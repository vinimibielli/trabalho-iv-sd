==> flow/design.v <==
module top(
    input start, op, reset, clock,
    input [31:0] data_a, data_b,
    output busy, ready,
    output [31:0] data_o
);
reg [1:0] EA;
reg [23:0] mantissa_a, mantissa_b;
reg [22:0] mantissa_o;
reg [24:0] mantissa_soma;
reg [7:0] expoente_a, expoente_b, expoente_o;
wire[7:0] expoente_calculo;
reg [1:0] count;
reg sinal_o;
wire complemento;
reg erro;
reg [23:0] mantissa_a_inv, mantissa_b_inv;
wire [23:0] mantissa_b_inv_wire, mantissa_a_inv_wire;
wire [7:0] expoente_calculo_1;
always @(posedge clock or posedge reset)
begin
    if(reset == 1'b1)
    begin
        EA <= 2'd0;
    end
    else
    begin
        case(EA)
            2'd0 : begin
                if(start == 1'b1)
                begin
                    EA <= 2'd1;
                end
            end
            2'd1 : begin
                if(count == 2'd3)
                begin
                    EA <= 2'd2;
                end
            end
            2'd2 : begin
                if(ready == 1'b1)
                begin
                    EA <= 2'd0;
                end
            end
        endcase   
    end
end
always @(posedge clock)
begin
    if((EA == 2'd0 || EA == 2'd2 || start == 1'b1) && EA != 2'd1)
    begin
        count = 2'd0;
    end
    else
    begin
        count <= count + 1'd1;
    end
end
always @(posedge clock or posedge reset)
begin
    if(reset == 1'b1)
    begin
        mantissa_a <= 23'd0;
        mantissa_b <= 23'd0;
        mantissa_o <= 23'd0;
        expoente_a <= 8'd0;
        expoente_b <= 8'd0;
        expoente_o <= 8'd0;
    end
    else
    begin
        case(count)
        2'd0 : begin  
            mantissa_a <= data_a[22:0];
            mantissa_b <= data_b[22:0];
            expoente_a <= data_a[30:23] - 127;
            expoente_b <= data_b[30:23] - 127;
            if(expoente_a < 8'd127)
            begin
                mantissa_a[23] <= 1'b1;
            end
            else
            begin
                mantissa_a[23] <= 1'b1;
            end
            if(expoente_b < 8'd127)
            begin
                mantissa_b[23] <= 1'b1;
            end
            else
            begin
                mantissa_b[23] <= 1'b1;
            end
            if(complemento == 1'b1)
            begin   
                    if(expoente_a > expoente_b)
                    begin
                        sinal_o <= data_a[31];
                    end
                    else
                    begin
                        if(op == 1'b1)
                        begin
                        sinal_o <= ~data_b[31];
                        end
                        else
                        begin
                        sinal_o <= data_b[31];
                        end
                    end
            end
            else if(complemento == 1'b0)
            begin           
            sinal_o <= data_a[31];
            end
            mantissa_b_inv <= ~mantissa_b + 1'b1;
            mantissa_a_inv <= ~mantissa_a + 1'b1;
        end
        2'd1 : begin  
            if(expoente_a > expoente_b)
            begin
                mantissa_b <= mantissa_b >> expoente_calculo;
            end
            else
            begin
                mantissa_a <= mantissa_a >> expoente_calculo;
            end
            if(expoente_calculo > 8'd24)
                begin
                    erro <= 1'b0;
                end
                else
                begin
            if(complemento == 1'b0)
            begin
                if(expoente_a > expoente_b)
                begin
                    erro <= mantissa_b[expoente_calculo_1];
                end
                else
                begin
                    erro <= mantissa_a[expoente_calculo_1];
                end
            end
                end
                if(expoente_calculo > 8'd24)
                begin
                    erro <= 1'b0;
                end
                else
                begin
            if(complemento == 1'b1)
            begin
                if(expoente_a > expoente_b)
                begin
                    erro <= mantissa_b_inv[expoente_calculo_1];
                end
                else
                begin
                    erro <= mantissa_a_inv[expoente_calculo_1];
                end
            end
                end
        end
        2'd2 : begin  
              if(expoente_a > expoente_b)
            begin
                expoente_o <= data_a[30:23];
            end
            else
            begin
                expoente_o <= data_b[30:23];
            end  
            if(complemento == 1'b1)
                begin
                    if(expoente_a > expoente_b)
                    begin
                        mantissa_soma <= mantissa_a + mantissa_b_inv_wire;
                    end
                    else
                    begin
                        mantissa_soma <= mantissa_a_inv_wire + mantissa_b;
                    end
                    mantissa_soma[24] <= 1'b0;
                end
                else
                begin
                    mantissa_soma <= mantissa_a + mantissa_b;
                end 
        end
        2'd3 : begin  
            if(mantissa_soma[24] == 1'b1)
            begin
                expoente_o <= expoente_o + 1'd1;
                if(complemento == 1'b1)
                begin
                    mantissa_o <= mantissa_soma[23:1] - erro;
                end
                else
                begin
                    mantissa_o <= mantissa_soma[23:1] + erro;
                end
            end
            else
            begin
                if(complemento == 1'b1)
                begin
                    mantissa_o <= mantissa_soma[22:0] - erro;
                end
                else
                begin
                    mantissa_o <= mantissa_soma[22:0] + erro;
                end
            end
        end
        endcase
    end
end
assign data_o[31] = (EA == 2'd2) ? sinal_o : 1'b0;
assign data_o[30:23] = (EA == 2'd2) ? expoente_o : 8'd0;
assign data_o[22:0] = (EA == 2'd2) ? mantissa_o : 8'd0;
assign expoente_calculo = (expoente_a > expoente_b) ? (expoente_a - expoente_b) : (expoente_b > expoente_a) ? (expoente_b - expoente_a) : 8'd0;
assign busy = (EA == 2'd1) ? 1'b1 : 1'b0;
assign ready = (EA == 2'd2) ? 1'b1 : 1'b0;
assign complemento = ((op == 1'b1 && data_a[31] == data_b[31]) || (op == 1'b0 && data_a[31] != data_b[31])) ? 1'b1 : 1'b0;
assign mantissa_b_inv_wire = (mantissa_b_inv[expoente_calculo_1] == 1'b1 && expoente_calculo < 8'd24) ? ~mantissa_b + 1'b1 : ~mantissa_b;
assign mantissa_a_inv_wire = (mantissa_a_inv[expoente_calculo_1] == 1'b1 && expoente_calculo < 8'd24) ? ~mantissa_a + 1'b1 : ~mantissa_a;
assign expoente_calculo_1 = expoente_calculo - 8'd1;
endmodule
# ---- Step by step through the tools: top
# Tool output for the design above, in the order of the flow.
# Lines are those of the file above, counted from 1.
# Library cell names are shortened.
# A cell with - has no value.
dict set report inputs {
  top_module {top}
  clk_port {clock}
  lib {sky130hd}
  corner {tt_025C_1v80}
}

# ---- After elaboration
# Counts by Yosys on the flattened word-level netlist (proc, flatten, opt, wreduce; memories kept). Register bits leave out memories and registers merged into their read ports (data or address). Print and check cells are left out. Cells with the same type and inputs are merged into one.
dict set report op_classes {
  eq_ne 14
  mux 36
  reduce_logical 20
  bitwise 5
  n_shift 6
  addsub 16
  cmp 4
}
# cell count
set op_table {}
lappend op_table {{23-bit two-way mux} 6}
lappend op_table {{24-bit by 8-bit indexed select with 1-bit output} 4}
lappend op_table {{24-bit two-way mux} 4}
lappend op_table {{23-bit parallel mux with 2-bit select} 2}
lappend op_table {{24-bit by 1-bit adder with 24-bit output with constant B} 2}
lappend op_table {{24-bit adder} 2}
lappend op_table {{24-bit by 8-bit >> shifter with 24-bit output} 2}
lappend op_table {{24-bit NOT} 2}
lappend op_table {{23-bit by 1-bit adder with 23-bit output} 2}
lappend op_table {{23-bit by 1-bit subtractor with 23-bit output} 2}
lappend op_table {{8-bit two-way mux} 5}
lappend op_table {{24-bit by 24-bit adder with 25-bit output} 1}
lappend op_table {{8-bit by 7-bit subtractor with 8-bit output with constant B} 2}
lappend op_table {{8-bit subtractor} 2}
lappend op_table {{8-bit greater-than comparator} 2}
lappend op_table {{8-bit parallel mux with 2-bit select} 1}
lappend op_table {{2-bit != test with constant B} 6}
lappend op_table {{2-bit AND reduction} 6}
lappend op_table {{1-bit two-way mux} 12}
lappend op_table {{8-bit by 1-bit adder with 8-bit output with constant B} 1}
lappend op_table {{8-bit by 1-bit subtractor with 8-bit output with constant B} 1}
lappend op_table {{8-bit by 5-bit greater-than comparator with 1-bit output with constant B} 1}
lappend op_table {{8-bit by 5-bit < comparator with 1-bit output with constant B} 1}
lappend op_table {{2-bit equality test with constant B} 3}
lappend op_table {{2-bit parallel mux with 3-bit select} 1}
lappend op_table {{2-bit two-way mux} 3}
lappend op_table {{1-bit logical AND} 5}
lappend op_table {{2-bit by 1-bit equality test with 1-bit output with constant B} 2}
# Other operator kinds: 11; their cells: 18.
dict set report word_totals {
  input_bits 68
  word_cells 115
  regBits 174
}

# ---- Depth
# Longest topological path by Yosys (ltp), each cell counted once; first at word level (registers and memories cut), then after technology mapping (sequential cells cut; the memories' decode and read muxes count).
dict set report logic_depth {
  depth_word 10
  ABC_AREA 0
  depth_mapped 33
  depth_no_buf 28
}

# ---- Mapped cells and area
# Yosys stat after the flow's synthesis: flattened, memories mapped to cells. It holds for the ABC_AREA given above (unset counts as 0); a run with the other value may have another netlist.
# The area totals of this step are shown rounded.
dict set report mapped {
  stdcells 1979
  synth_area_um2 16600
  buf_cells 126
  sequential_area_um2 4750
  ffs 175
}
# type count type_area_um2
set types {}
lappend types {dfrtp_1 97 2.43E+03}
lappend types {edfxtp_1 75 2252.16}
lappend types {ha_1 119 1.49E+03}
lappend types {xnor2_1 120 1.05E+03}
lappend types {nand2_1 221 829.546}
lappend types {a21oi_1 133 665.638}
lappend types {xor2_1 74 648.122}
lappend types {mux2i_1 63 630.605}
lappend types {nor2_1 160 600.576}
lappend types {o21ai_0 107 535.514}
lappend types {mux2_2 43 484.214}
lappend types {a211oi_1 58 435.418}
lappend types {clkbuf_1 85 319.056}
lappend types {and2_1 44 275.264}
lappend types {nor3_1 53 265.254}
lappend types {inv_1 67 251.491}
lappend types {nand3_1 50 250.24}
lappend types {a21o_1 32 240.23}
# Not listed: further types 63, cells in them 378.

# ---- Timing after synthesis
# Source: OpenSTA report_checks on the synthesized netlist (no wires, ideal clock, input and output delay 20% of the period each), path of least setup slack; recovery checks are left aside. Register names are those of the netlist, which keeps one name where synthesis merged equal registers.
dict set report synth_timing {
  path_kind {register to register}
  from {register expoente_b[0]}
  to {register mantissa_soma[22]}
  setup_slack_ps 3209
  path_buffers 3
  arrival_ps 6437
  setup_ps 274
  period_ps 9920
  driving_pins 32
  launch_ps 0
  required_time_ps 9646
  delay_ps 6711
  synth_period_reached_ps 6711
}
# "delay_ps" = arrival - input delay + setup time.
# "driving_pins": output pins that drive a net of the path, with the launching flip-flop's if there is one; two outputs of one cell count as two.
# "synth_period_reached_ps" = period - worst setup slack (recovery checks aside). The figure is calculated, with input and output delays left at 20% of the set period.
# The rows between start and end are the longest chain of elaborated cells between them; the timing report does not say that the signal goes this way. Where chains are equally long, one stands for them.
# A line is the first line of the expression or statement that the cell stems from. Yosys adds cells for indexed reads and writes and turns some case tables into memories.
# At most two assigning lines are given for a register; there are more.
dict set report synth_between {
  cell_sequence {dfrtp_1 inv_1 ha_1 inv_1 fa_1 nand3_1 a21oi_1 or3_1 buf_2 a41o_1 buf_2 mux2_2 a221o_1 a211oi_1 o32ai_4 nand2_1 buf_2 xnor2_1 ha_1 fa_1 a21o_1 a21oi_1 nor2b_1 o21a_1 o21a_1 a41o_1 o41a_1 a41o_1 o41ai_1 xnor2_1 nor3_1 a211oi_1}
  elab_chain_cells 10
}
# item line_no
set synth_rtl {}
lappend synth_rtl {{start: declaration} 11} ;# reg [7:0] expoente_a, expoente_b, expoente_o;
lappend synth_rtl {{start: assignment} 69} ;# expoente_b <= 8'd0;
lappend synth_rtl {{start: assignment} 79} ;# expoente_b <= data_b[30:23] - 127;
lappend synth_rtl {{8-bit subtractor} 224} ;# assign expoente_calculo = (expoente_a > expoente_b) ? (expoente_a - expoente_b) : (expoente_b > expoente_a) ? ...
lappend synth_rtl {{8-bit two-way mux (2 in a row)} 224}
lappend synth_rtl {{8-bit by 1-bit subtractor with 8-bit output} 230} ;# assign expoente_calculo_1 = expoente_calculo - 8'd1;
lappend synth_rtl {{24-bit by 8-bit indexed select with 1-bit output} 229} ;# assign mantissa_a_inv_wire = (mantissa_a_inv[expoente_calculo_1] == 1'b1 && expoente_calculo < 8'd24) ? ~manti ...
lappend synth_rtl {{1-bit logical AND} 229}
lappend synth_rtl {{24-bit two-way mux} 229}
lappend synth_rtl {{24-bit adder} 184} ;# mantissa_soma <= mantissa_a_inv_wire + mantissa_b;
lappend synth_rtl {{24-bit two-way mux} 178} ;# if(expoente_a > expoente_b)
lappend synth_rtl {{24-bit two-way mux} 176} ;# if(complemento == 1'b1)
lappend synth_rtl {{end: assignment} 180} ;# mantissa_soma <= mantissa_a + mantissa_b_inv_wire;
lappend synth_rtl {{end: assignment} 184}
lappend synth_rtl {{end: declaration} 10} ;# reg [24:0] mantissa_soma;

# ---- Path in the finished layout
# From the final timing report of job 2: the path of least setup slack in the routed layout; clock arrival at registers is part of the times.
# The report prints the path's times to 10 ps; the period is as set.
dict set report layout_timing {
  path_kind {register to register}
  from {register expoente_b[0]}
  to {register mantissa_soma[22]}
  required_time_ps 7350
  setup_slack_ps 680
  arrival_ps 6680
  driving_pins 30
  path_buffers 3
  period_ps 7060
  setup_ps 180
  launch_ps 470
}
# The rows between start and end are the longest chain of elaborated cells between them; the timing report does not say that the signal goes this way. Where chains are equally long, one stands for them.
# At most two assigning lines are given for a register; there are more.
dict set report layout_between {
  cell_sequence {dfrtp_1 inv_1 ha_2 inv_2 fa_2 nand3_2 a21oi_4 or3_4 a41o_4 mux2_2 a221o_1 a211oi_2 o32ai_4 buf_4 buf_6 nand3_1 xor2_1 ha_1 buf_4 a21oi_2 nor2b_1 o21a_1 o21a_1 a41o_1 o41a_1 a41o_1 o41ai_2 xnor2_1 nor3_1 a211oi_1}
  elab_chain_cells 10
}
# item line_no
set layout_rtl {}
lappend layout_rtl {{start: declaration} 11} ;# reg [7:0] expoente_a, expoente_b, expoente_o;
lappend layout_rtl {{start: assignment} 69} ;# expoente_b <= 8'd0;
lappend layout_rtl {{start: assignment} 79} ;# expoente_b <= data_b[30:23] - 127;
lappend layout_rtl {{8-bit subtractor} 224} ;# assign expoente_calculo = (expoente_a > expoente_b) ? (expoente_a - expoente_b) : (expoente_b > expoente_a) ? ...
lappend layout_rtl {{8-bit two-way mux (2 in a row)} 224}
lappend layout_rtl {{8-bit by 1-bit subtractor with 8-bit output} 230} ;# assign expoente_calculo_1 = expoente_calculo - 8'd1;
lappend layout_rtl {{24-bit by 8-bit indexed select with 1-bit output} 229} ;# assign mantissa_a_inv_wire = (mantissa_a_inv[expoente_calculo_1] == 1'b1 && expoente_calculo < 8'd24) ? ~manti ...
lappend layout_rtl {{1-bit logical AND} 229}
lappend layout_rtl {{24-bit two-way mux} 229}
lappend layout_rtl {{24-bit adder} 184} ;# mantissa_soma <= mantissa_a_inv_wire + mantissa_b;
lappend layout_rtl {{24-bit two-way mux} 178} ;# if(expoente_a > expoente_b)
lappend layout_rtl {{24-bit two-way mux} 176} ;# if(complemento == 1'b1)
lappend layout_rtl {{end: assignment} 180} ;# mantissa_soma <= mantissa_a + mantissa_b_inv_wire;
lappend layout_rtl {{end: assignment} 184}
lappend layout_rtl {{end: declaration} 10} ;# reg [24:0] mantissa_soma;

## Implementation results

Flow measurements of top on sky130hd: 2 stored runs with different settings, listed in no order. Input and output delays are each 20% of the period that was set; the output load is 0.01 pF.
"timing.achieved_period_ps" = clock period - worst setup slack. The figure is calculated, with input and output delays left at 20% of the set period.
"timing.worst_path_ps" is the time allowed to the run's worst setup path (the clock period less input and output delay, where it has them) less its slack. Clock arrival times count: a late capture clock shortens it, a late launch clock lengthens it.
"timing.worst_path_ps" is given in steps of 10 ps.
Results are given in rounded form.

[flow] job 1: files
==> flow/run.sh <==
#!/bin/bash
# the make line also repeats the synthesis and layout settings of config.mk as NAME=value (left out here)
make -C /OpenROAD-flow-scripts/flow DESIGN_CONFIG=/design/flow/config.mk WORK_HOME=/design/flow/orfs CLKGATE_MAP_FILE= finish
==> flow/config.mk <==
export PLATFORM = sky130hd
export DESIGN_NAME = top
export DESIGN_NICKNAME = top
export VERILOG_FILES = /design/flow/design.v
export SDC_FILE = /design/flow/constraint.sdc
export NUM_CORES = 4
export LEC_CHECK = 0
export CAP_MARGIN = 20
export CELL_PAD_IN_SITES_DETAIL_PLACEMENT = 0
export CELL_PAD_IN_SITES_GLOBAL_PLACEMENT = 3
export CORE_MARGIN = 2
export CORE_UTILIZATION = 66
export CTS_CLUSTER_DIAMETER = 354
export GPL_ROUTABILITY_DRIVEN = 1
export HOLD_SLACK_MARGIN = -0.03
export PLACE_DENSITY_LB_ADDON = 0.11
export SLEW_MARGIN = 0
export TNS_END_PERCENT = 45
==> flow/constraint.sdc <==
create_clock -name core_clock -period 10.9 [get_ports {clock}]
set_input_delay 2.1800 -clock core_clock [delete_from_list [all_inputs] [get_ports {clock}]]
set_output_delay 2.1800 -clock core_clock [all_outputs]
set_load 0.01 [all_outputs]

[flow] job 1: not finished: placement ended with error FLW-0024

[flow] job 2: files
==> flow/run.sh <==
#!/bin/bash
# the make line also repeats the synthesis and layout settings of config.mk as NAME=value (left out here)
make -C /OpenROAD-flow-scripts/flow DESIGN_CONFIG=/design/flow/config.mk WORK_HOME=/design/flow/orfs CLKGATE_MAP_FILE= finish
==> flow/config.mk <==
export PLATFORM = sky130hd
export DESIGN_NAME = top
export DESIGN_NICKNAME = top
export VERILOG_FILES = /design/flow/design.v
export SDC_FILE = /design/flow/constraint.sdc
export NUM_CORES = 4
export LEC_CHECK = 0
export CAP_MARGIN = 20
export CORE_MARGIN = 2
export CORE_UTILIZATION = 40
export SETUP_SLACK_MARGIN = 1.4
export SLEW_MARGIN = 20
==> flow/constraint.sdc <==
create_clock -name core_clock -period 7.06 [get_ports {clock}]
set_input_delay 1.4120 -clock core_clock [delete_from_list [all_inputs] [get_ports {clock}]]
set_output_delay 1.4120 -clock core_clock [all_outputs]
set_load 0.01 [all_outputs]

[flow] job 2: metrics
[metrics] yosys_chip_area_um2 = 16600
[metrics] dieArea_um2 = 43200
[metrics] layout_stdcell_area_um2 = 20500
[metrics] worstSetupSlack_ps = 676
[metrics] setup_tns_ps = 0
[metrics] fin_hold_ws_ps = 482
[metrics] timing.achieved_period_ps = 6384
[metrics] timing.worst_path_ps = 6380
[metrics] timing.worst_path_kind = register to register
